==> flow/design.v <==
`default_nettype none
module timer (
    input wire clk,
    input wire reset_n,
    input wire cs,
    input wire we,
    input  wire [ 7 : 0] address,
    input  wire [31 : 0] write_data,
    output wire [31 : 0] read_data,
    output wire          ready
);
  localparam ADDR_CTRL = 8'h08;
  localparam CTRL_START_BIT = 0;
  localparam CTRL_STOP_BIT = 1;
  localparam ADDR_STATUS = 8'h09;
  localparam STATUS_RUNNING_BIT = 0;
  localparam ADDR_PRESCALER = 8'h0a;
  localparam ADDR_TIMER = 8'h0b;
  reg  [31 : 0] prescaler_reg;
  reg           prescaler_we;
  reg  [31 : 0] timer_reg;
  reg           timer_we;
  reg           start_reg;
  reg           start_new;
  reg           stop_reg;
  reg           stop_new;
  reg  [31 : 0] tmp_read_data;
  reg           tmp_ready;
  wire          core_running;
  wire [31 : 0] core_curr_timer;
  assign read_data = tmp_read_data;
  assign ready     = tmp_ready;
  timer_core core (
      .clk(clk),
      .reset_n(reset_n),
      .prescaler_init(prescaler_reg),
      .timer_init(timer_reg),
      .start(start_reg),
      .stop(stop_reg),
      .curr_timer(core_curr_timer),
      .running(core_running)
  );
  always @(posedge clk) begin : reg_update
    if (!reset_n) begin
      start_reg     <= 1'h0;
      stop_reg      <= 1'h0;
      prescaler_reg <= 32'h0;
      timer_reg     <= 32'h0;
    end
    else begin
      start_reg <= start_new;
      stop_reg  <= stop_new;
      if (prescaler_we) begin
        prescaler_reg <= write_data;
      end
      if (timer_we) begin
        timer_reg <= write_data;
      end
    end
  end   
  always @* begin : api
    start_new     = 1'h0;
    stop_new      = 1'h0;
    prescaler_we  = 1'h0;
    timer_we      = 1'h0;
    tmp_read_data = 32'h0;
    tmp_ready     = 1'h0;
    if (cs) begin
      tmp_ready = 1'h1;
      if (we) begin
        if (address == ADDR_CTRL) begin
          start_new = write_data[CTRL_START_BIT];
          stop_new  = write_data[CTRL_STOP_BIT];
        end
        if (!core_running) begin
          if (address == ADDR_PRESCALER) begin
            prescaler_we = 1'h1;
          end
          if (address == ADDR_TIMER) begin
            timer_we = 1'h1;
          end
        end
      end
      else begin
        if (address == ADDR_STATUS) begin
          tmp_read_data[STATUS_RUNNING_BIT] = core_running;
        end
        if (address == ADDR_PRESCALER) begin
          tmp_read_data = prescaler_reg;
        end
        if (address == ADDR_TIMER) begin
          if (!core_running) begin
            tmp_read_data = timer_reg;
          end
          else begin
            tmp_read_data = core_curr_timer;
          end
        end
      end
    end
  end   
endmodule   
`default_nettype none
module timer_core (
    input wire clk,
    input wire reset_n,
    input wire [31 : 0] prescaler_init,
    input wire [31 : 0] timer_init,
    input wire          start,
    input wire          stop,
    output wire [31 : 0] curr_timer,
    output wire          running
);
  localparam CTRL_IDLE = 1'h0;
  localparam CTRL_RUNNING = 1'h1;
  reg [31 : 0] prescaler_reg;
  reg [31 : 0] prescaler_new;
  reg          prescaler_we;
  reg          prescaler_set;
  reg          prescaler_dec;
  reg [31 : 0] timer_reg;
  reg [31 : 0] timer_new;
  reg          timer_we;
  reg          timer_set;
  reg          timer_dec;
  reg          core_ctrl_reg;
  reg          core_ctrl_new;
  reg          core_ctrl_we;
  assign curr_timer = timer_reg;
  assign running    = core_ctrl_reg;
  always @(posedge clk) begin : reg_update
    if (!reset_n) begin
      prescaler_reg <= 32'h0;
      timer_reg     <= 32'h0;
      core_ctrl_reg <= CTRL_IDLE;
    end
    else begin
      if (prescaler_we) begin
        prescaler_reg <= prescaler_new;
      end
      if (timer_we) begin
        timer_reg <= timer_new;
      end
      if (core_ctrl_we) begin
        core_ctrl_reg <= core_ctrl_new;
      end
    end
  end   
  always @* begin : prescaler_ctr
    prescaler_new = 32'h0;
    prescaler_we  = 1'h0;
    if (prescaler_set) begin
      prescaler_new = prescaler_init;
      prescaler_we  = 1'h1;
    end
    else if (prescaler_dec) begin
      prescaler_new = prescaler_reg - 1'h1;
      prescaler_we  = 1'h1;
    end
  end
  always @* begin : timer_ctr
    timer_new = 32'h0;
    timer_we  = 1'h0;
    if (timer_set) begin
      timer_new = timer_init;
      timer_we  = 1'h1;
    end
    else if (timer_dec) begin
      timer_new = timer_reg - 1'h1;
      timer_we  = 1'h1;
    end
  end
  always @* begin : core_ctrl
    prescaler_set = 1'h0;
    prescaler_dec = 1'h0;
    timer_set     = 1'h0;
    timer_dec     = 1'h0;
    core_ctrl_new = CTRL_IDLE;
    core_ctrl_we  = 1'h0;
    case (core_ctrl_reg)
      CTRL_IDLE: begin
        if (start) begin
          prescaler_set = 1'h1;
          timer_set     = 1'h1;
          core_ctrl_new = CTRL_RUNNING;
          core_ctrl_we  = 1'h1;
        end
      end
      CTRL_RUNNING: begin
        if (stop) begin
          core_ctrl_new = CTRL_IDLE;
          core_ctrl_we  = 1'h1;
        end
        else begin
          if (prescaler_reg[31 : 1] == 0) begin   
            if (timer_reg[31 : 1] == 0) begin   
              core_ctrl_new = CTRL_IDLE;
              core_ctrl_we  = 1'h1;
            end
            else begin
              prescaler_set = 1'h1;
              timer_dec     = 1'h1;
            end
          end
          else begin
            prescaler_dec = 1'h1;
          end
        end
      end
      default: begin
      end
    endcase   
  end   
endmodule   
* Reports on timer
Tool output for the design above, in the order of the flow.
Lines are those of the file above, counted from 1.
Cell names lack the library's common part.
A cell with -- has no value.
- Top :: timer
- Clock input :: clk
- Cell library :: sky130hd
- Timing corner :: tt_025C_1v80

* Word-level counts
Counts by Yosys on the flattened word-level netlist (proc, flatten, opt, wreduce; memories kept). Register bits leave out memories and registers merged into their read ports (data or address). Print and check cells are left out. Cells with the same type and inputs are merged into one.
- Add/sub/neg operators :: 2
- Multiply operators :: 0
- Divide/modulo/power cells :: 0
- $lt $le $gt $ge :: 0
- Equality and inequality tests :: 4
- Shifts and indexed selects :: 0
- Mux-type cells :: 37
- Bitwise operators :: 1
- Reductions and logical operators :: 3
** Operators by type and width (count)
- 32-bit 2-to-1 mux :: 9
- 32-bit by 1-bit subtractor with 32-bit output (second input constant) :: 2
- 31-bit logical NOT :: 2
- 8-bit by 4-bit == test with 1-bit output (second input constant) :: 4
- 1-bit 2-to-1 mux :: 23
- 1-bit parallel mux with 2-bit select :: 5
- 4-bit AND reduction :: 1
- 1-bit inverter :: 1
- Register bits :: 131
- Latch bits :: 0
- RAM bits :: 0
- Memory bits (read-only) :: 0
- Word width x clocked read ports :: 0
- Memories kept :: 0
- Elaborated cells :: 54

* Depth
Depth = most cells in a row (Yosys ltp): at word level without a register or memory, in the mapped netlist without a sequential cell, where the memories' decode and read muxes count.
- Depth after elaboration :: 7
- ABC_AREA :: 0
- Gate-level depth with buffers :: 9

* Netlist
Yosys stat after the flow's synthesis: flattened, memories mapped to cells. It holds for the ABC_AREA given above (unset counts as 0); a run with the other value may have another netlist.
Totals and module areas in this step are rounded.
- Standard cells after synthesis :: 888
- Synthesis area :: 6840 µm²
- Area of sequential cells :: 2623 µm²
- Flip-flops :: 131
** Cells by type
- dfxtp_1 :: count 131, area in all 2.62E+03 µm²
- nand2_1 :: count 181, area in all 679.402 µm²
- a21oi_1 :: count 109, area in all 545.523 µm²
- mux2i_1 :: count 31, area in all 310.298 µm²
- nor2_1 :: count 67, area in all 251.491 µm²
- a211oi_1 :: count 31, area in all 232.723 µm²
- clkbuf_1 :: count 54, area in all 202.694 µm²
- nor3_1 :: count 32, area in all 160.154 µm²
- o21ai_0 :: count 29, area in all 145.139 µm²
- xnor2_1 :: count 13, area in all 113.859 µm²
- nor4_1 :: count 18, area in all 112.608 µm²
- o211ai_1 :: count 13, area in all 97.594 µm²
- or3_1 :: count 15, area in all 93.84 µm²
- a31oi_1 :: count 14, area in all 87.584 µm²
- a22oi_1 :: count 11, area in all 82.579 µm²
- o21a_1 :: count 10, area in all 75.072 µm²
- nand3_1 :: count 13, area in all 65.062 µm²
- or4_1 :: count 7, area in all 52.55 µm²
Not listed: further types 47, cells in them 109.
The figures by module come from a second, unflattened synthesis with its own total; it is not the netlist above.
- Cell total of the unflattened synthesis :: 829
- Area (unflattened synthesis) :: 6997 µm²
Each row is one instance without its submodules.
** By module
- timer_core :: instances 1, cells 458, area 3681 µm², seq. area 1301 µm²
- timer :: instances 1, cells 371, area 3316 µm², seq. area 1321 µm²

* Path before layout
Path of least setup slack by OpenSTA after synthesis, without wires, with an ideal clock, recovery checks aside; 20% of the period is set as input and as output delay. Where synthesis merged equal registers, the netlist keeps one of their names.
- Path type :: register to register
- From :: register core.timer_reg[8]
- To :: register core.prescaler_reg[13]
- Clock period :: 3.24 ns
- Launch time at the first pin :: 0.000 ns
- Arrival time :: 2.607 ns
- Path slack :: 0.512 ns
- Delay of the path :: 2.729 ns
- Driving pins on the path :: 9
- Synthesis period reached :: 2.728 ns
"delay of the path" is the arrival time less input delay plus setup time.
"driving pins on the path": output pins that drive a net of the path, with the launching flip-flop's if there is one; two outputs of one cell count as two.
"synthesis period reached" is the clock period less the worst setup slack; recovery checks do not enter. This is arithmetic on one report: input and output delays are still those of the set period (20% each).
The rows between start and end are the longest chain of elaborated cells between them; the timing report does not say that the signal goes this way. Where chains are equally long, one stands for them.
A line is the first line of the expression or statement that the cell stems from. Yosys adds cells for indexed reads and writes and turns some case tables into memories.
- Path through :: dfxtp_1 > or4_4 > or3_1 > buf_2 > or4_4 > buf_6 > a21oi_4 > nor2_2 > a221o_1
- Length of the longest elaborated chain :: 6
- Elaborated cells on any way between the ends :: 7
** Ends and longest elaborated chain, after synthesis
- start: declaration :: RTL line 121 : reg [31 : 0] timer_reg;
- start: assignment :: RTL line 134 : timer_reg     <= 32'h0;
- start: assignment :: RTL line 142 : timer_reg <= timer_new;
- 31-bit logical NOT :: RTL line 196 : if (timer_reg[31 : 1] == 0) begin
- 1-bit 2-to-1 mux :: RTL line 196
- 1-bit 2-to-1 mux :: RTL line 195 : if (prescaler_reg[31 : 1] == 0) begin
- 1-bit 2-to-1 mux :: RTL line 190 : if (stop) begin
- 1-bit parallel mux with 2-bit select :: RTL line 180 : case (core_ctrl_reg)
- 32-bit 2-to-1 mux :: RTL line 152 : if (prescaler_set) begin
- end: assignment :: RTL line 133 : prescaler_reg <= 32'h0;
- end: assignment :: RTL line 139 : prescaler_reg <= prescaler_new;
- end: declaration :: RTL line 116 : reg [31 : 0] prescaler_reg;

* Path in the finished layout
From the final timing report of record 1: the path of least setup slack in the routed layout; clock arrival at registers is part of the times.
- Path type :: register to register
- From :: register core.timer_reg[13]
- To :: register core.prescaler_reg[13]
- Clock period :: 2.55 ns
- Launch time at the first pin :: 0.42 ns
- Arrival time :: 3.03 ns
- Path slack :: -0.17 ns
- Driving pins on the path :: 8
The rows between start and end are the longest chain of elaborated cells between them; the timing report does not say that the signal goes this way. Where chains are equally long, one stands for them.
- Path through :: dfxtp_2 > or4_4 > or3_4 > or4_4 > a21oi_4 > buf_12 > nor2_4 > a221o_1
- Length of the longest elaborated chain :: 6
- Elaborated cells on any way between the ends :: 7
** Ends and longest elaborated chain, after layout
- start: declaration :: RTL line 121 : reg [31 : 0] timer_reg;
- start: assignment :: RTL line 134 : timer_reg     <= 32'h0;
- start: assignment :: RTL line 142 : timer_reg <= timer_new;
- 31-bit logical NOT :: RTL line 196 : if (timer_reg[31 : 1] == 0) begin
- 1-bit 2-to-1 mux :: RTL line 196
- 1-bit 2-to-1 mux :: RTL line 195 : if (prescaler_reg[31 : 1] == 0) begin
- 1-bit 2-to-1 mux :: RTL line 190 : if (stop) begin
- 1-bit parallel mux with 2-bit select :: RTL line 180 : case (core_ctrl_reg)
- 32-bit 2-to-1 mux :: RTL line 152 : if (prescaler_set) begin
- end: assignment :: RTL line 133 : prescaler_reg <= 32'h0;
- end: assignment :: RTL line 139 : prescaler_reg <= prescaler_new;
- end: declaration :: RTL line 116 : reg [31 : 0] prescaler_reg;

==> results <==
Record of 2 stored runs of the RTL-to-layout flow on timer, platform sky130hd. The runs are unordered. Constraints: input delay and output delay 20% of the set period each, output load 0.01 pF.
"reached clock period" means the clock period less the worst setup slack. The figure is calculated, with input and output delays left at 20% of the set period.
"worst setup path time" means the part of the period allowed to the worst setup path (the constraints hold back 20% at inputs and 20% at outputs) less its slack; where the path has registers, the arrival times of their clocks count too.
"power" rests on the timing tool's default activity at the inputs, not on a simulated workload.
Results are given in rounded form.

* Record 1
** Files
==> flow/run.sh <==
#!/bin/bash
# the make line also repeats the synthesis and layout settings of config.mk as NAME=value (left out here)
make -C /OpenROAD-flow-scripts/flow DESIGN_CONFIG=/design/flow/config.mk WORK_HOME=/design/flow/orfs CLKGATE_MAP_FILE= finish
==> flow/config.mk <==
export PLATFORM = sky130hd
export DESIGN_NAME = timer
export DESIGN_NICKNAME = timer
export VERILOG_FILES = /design/flow/design.v
export SDC_FILE = /design/flow/constraint.sdc
export NUM_CORES = 4
export LEC_CHECK = 0
export CAP_MARGIN = 5
export CELL_PAD_IN_SITES_GLOBAL_PLACEMENT = 2
export CORE_MARGIN = 2
export CORE_UTILIZATION = 30
export HOLD_SLACK_MARGIN = -0.05
export MAX_ROUTING_LAYER = met4
export SETUP_SLACK_MARGIN = 0.03
export SLEW_MARGIN = 20
==> flow/constraint.sdc <==
create_clock -name core_clock -period 2.55 [get_ports {clk}]
set_input_delay 0.5100 -clock core_clock [delete_from_list [all_inputs] [get_ports {clk}]]
set_output_delay 0.5100 -clock core_clock [all_outputs]
set_load 0.01 [all_outputs]
** Results
- Netlist area reported by Yosys :: 6840 µm²
- Standard-cell area after routing :: 10360 µm²
- Worst setup path time :: 2.72 ns
- Worst path kind :: register to register
- Reached clock period :: 2.718 ns
- Utilization of the finished layout :: 0.461
- Power :: 5030 uW
- Area of the die :: 24020 µm²
- Summed negative setup slack :: -4.386 ns
- Post-route worst hold slack :: 0.463 ns
- Worst setup slack after layout :: -0.168 ns

* Record 2
** Files
==> flow/run.sh <==
#!/bin/bash
# the make line also repeats the synthesis and layout settings of config.mk as NAME=value (left out here)
make -C /OpenROAD-flow-scripts/flow DESIGN_CONFIG=/design/flow/config.mk WORK_HOME=/design/flow/orfs CLKGATE_MAP_FILE= finish
==> flow/config.mk <==
export PLATFORM = sky130hd
export DESIGN_NAME = timer
export DESIGN_NICKNAME = timer
export VERILOG_FILES = /design/flow/design.v
export SDC_FILE = /design/flow/constraint.sdc
export NUM_CORES = 4
export LEC_CHECK = 0
export CAP_MARGIN = 20
export CORE_MARGIN = 6
export CORE_UTILIZATION = 46
export GPL_ROUTABILITY_DRIVEN = 1
export MIN_ROUTING_LAYER = met1
export PLACE_DENSITY_LB_ADDON = 0.07
export SETUP_SLACK_MARGIN = 1.15
export SLEW_MARGIN = 35
==> flow/constraint.sdc <==
create_clock -name core_clock -period 5.62 [get_ports {clk}]
set_input_delay 1.1240 -clock core_clock [delete_from_list [all_inputs] [get_ports {clk}]]
set_output_delay 1.1240 -clock core_clock [all_outputs]
set_load 0.01 [all_outputs]
** Results
- Worst setup slack after layout :: 1.296 ns
- Utilization of the finished layout :: 0.578
- Post-route worst hold slack :: 0.473 ns
- Standard-cell area after routing :: 8407 µm²
- Netlist area reported by Yosys :: 6840 µm²
- Worst setup path time :: 2.08 ns
- Worst path kind :: input to output
- Reached clock period :: 4.324 ns
- Power :: 2260 uW
- Area of the die :: 17940 µm²
- Summed negative setup slack :: 0.000 ns
